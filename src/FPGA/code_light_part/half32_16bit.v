==> flow/design.v <==
module half32_16bit(
input	wire			clk,
input	wire			reset,
input	wire	ip_address_in_wr,
input	wire	[31:0] ip_address_in,
output	reg			ip_addr_checksum_wr,
output	reg			[43:0]	ip_addr_checksum
);
always @ (posedge clk or negedge reset)
begin
    if (~reset)
    begin
        ip_addr_checksum	<={32'b0,12'hfff};
        ip_addr_checksum_wr	<= 1'b0;
    end
    else if(ip_address_in_wr)
    begin 
		ip_addr_checksum	<=	{ip_address_in,ip_address_in[11:0]^ip_address_in[23:12]};
		ip_addr_checksum_wr	<=	1'b1;
    end
    else 
    begin
        ip_addr_checksum	<={32'b0,12'hfff};
        ip_addr_checksum_wr	<= 1'b0;
    end
end
endmodule
# From RTL to reports: half32_16bit
# What the tools print for half32_16bit, step after step.
# Lines are those of the file above, counted from 1.
# Operators carry their Yosys type and port widths (W data, S select, Z words).
# Cell names lack the library's common part.
design:
  top_module: "half32_16bit"
  clk_port: "clk"
  library: "sky130hd"
  pvt_corner: "tt_025C_1v80"

# Elaborated design
# Yosys after proc, flatten, opt, wreduce and memory -nomap, before mapping. Enables and synchronous resets that opt folds into registers are not counted as muxes. Memory bits, and registers merged into a memory's read port (data or address), are not among the register bits. Print and check cells are not counted. Equal cells are merged and count once.
bits:
  ff_bits: 45
  inputBits: 35
classes:
  mux: 2
  bitwise: 1
ops:
  columns: ["operator", "count"]
  rows:
  - ["$mux W44", 1]
  - ["$xor A12 B12 Y12", 1]
  - ["$mux W1", 1]

# Longest topological paths
# Longest topological path by Yosys (ltp), each cell counted once; first at word level (registers and memories cut), then after technology mapping (sequential cells cut; the memories' decode and read muxes count).
depth:
  word_depth: 2
  ABC_AREA: 0
  ltp_mapped: 2

# Synthesis result
# Yosys stat after the flow's synthesis: flattened, memories mapped to cells. It holds for the ABC_AREA given above (unset counts as 0); a run with the other value may have another netlist.
# Totals and module areas in this step are rounded.
mapped:
  cell_count: 105
  mapped_area_um2: 1500
  flip_flops: 45
  buffers: 4
by_type:
  columns: ["type", "count"]
  rows:
  - ["dfrtp_1", 33]
  - ["dfstp_2", 12]
  - ["and2_1", 32]
  - ["xnor2_1", 12]
  - ["nand2_1", 12]
  - ["clkbuf_2", 3]
  - ["buf_2", 1]

# Path before layout
# Source: OpenSTA report_checks on the synthesized netlist (no wires, ideal clock, input and output delay 20% of the period each), path of least setup slack; recovery checks are left aside. Register names are those of the netlist, which keeps one name where synthesis merged equal registers.
synth_timing:
  path_kind: "register -> output"
  from: "register ip_addr_checksum[0]"
  to: "output ip_addr_checksum[0]"
  clock_period_ps: 1000
  t_first_pin_ps: 0
  arrival_ps: 520
  required_ps: 800
  slack_ps: 280
  delay_ps: 520
  driving_pins: 1
  period_less_setup_slack_ps: 720
# "delay_ps" = arrival - input delay + setup time.
# A path that ends at an output port has no setup time.
# "driving_pins" counts driving pins, that of a launching flip-flop among them; a cell with two outputs on the path counts twice.
# "period_less_setup_slack_ps" is the clock period less the worst setup slack; recovery checks do not enter. This is arithmetic on one report: input and output delays are still those of the set period (20% each).
# At most two assigning lines are given for a register; there are more.
synth_between:
  cell_sequence: "dfstp_2"
  elab_chain_cells: 0
synth_lines:
  columns: ["element", "line_no", "text"]
  rows:
  - ["start: declaration", 7, "output reg [43:0] ip_addr_checksum"]
  - ["start: assignment", 13, "ip_addr_checksum <={32'b0,12'hfff};"]
  - ["start: assignment", 18, "ip_addr_checksum <= {ip_address_in,ip_address_in[11:0]^ip_address_in[23:12]};"]
  - ["end: declaration", 7, null]

# Path in the finished layout
# Path of least setup slack in the final report of flow run A (OpenROAD, finished layout, wires in). Where an end is a register, its clock arrival counts in the times.
# The report prints the path's times to 10 ps; the period is as set.
layout_timing:
  path_kind: "register -> output"
  from: "register ip_addr_checksum[3]"
  to: "output ip_addr_checksum[3]"
  clock_period_ps: 611
  t_first_pin_ps: 280
  arrival_ps: 910
  required_ps: 490
  slack_ps: -430
  driving_pins: 2
# At most two assigning lines are given for a register; there are more.
layout_between:
  cell_sequence: "dfstp_2 > buf_6"
  elab_chain_cells: 0
layout_lines:
  columns: ["element", "line_no", "text"]
  rows:
  - ["start: declaration", 7, "output reg [43:0] ip_addr_checksum"]
  - ["start: assignment", 13, "ip_addr_checksum <={32'b0,12'hfff};"]
  - ["start: assignment", 18, "ip_addr_checksum <= {ip_address_in,ip_address_in[11:0]^ip_address_in[23:12]};"]
  - ["end: declaration", 7, null]

# Below are 2 stored runs of the flow (Yosys, OpenROAD; platform sky130hd) on half32_16bit, each with its settings and what was measured, unordered. Constraints: input delay and output delay 20% of the set period each, output load 0.01 pF.
# "timing.worst_path_ps" = time allowed to the worst setup path (clock period - input delay - output delay, where it has them) - its slack; a late launch clock adds to it, a late capture clock takes from it.
# "fin_power_uw" rests on the timing tool's default activity at the inputs, not on a simulated workload.
# "timing.worst_path_ps" is given in steps of 10 ps.
# Measured values are rounded.
runs:
  - name: "flow run A"
    settings:
      period_ns: 0.611
      CAP_MARGIN: 20
      CORE_MARGIN: 2
      CORE_UTILIZATION: 40
      SLEW_MARGIN: 20
    results:
      final_stdcell_area_um2: 2500
      setup_ws_ps: -430
      synth_area_um2: 1500
      finalUtil_pct: 68
      final_die_area_um2: 4300
      timing.worst_path_ps: 910
      critical_path_kind: "register -> output"
      holdWs_ps: 110
      fin_power_uw: 5900
  - name: "flow run B"
    settings:
      period_ns: 0.794
      CORE_UTILIZATION: 61
      SETUP_SLACK_MARGIN: 0.07
      PLACE_DENSITY_LB_ADDON: 0.29
      CELL_PAD_IN_SITES_GLOBAL_PLACEMENT: 1
      GPL_TIMING_DRIVEN: 1
      CAP_MARGIN: 15
      MAX_ROUTING_LAYER: "met4"
      CORE_MARGIN: 2
      SLEW_MARGIN: 20
    outcome: "no results, placement failed with FLW-0024"
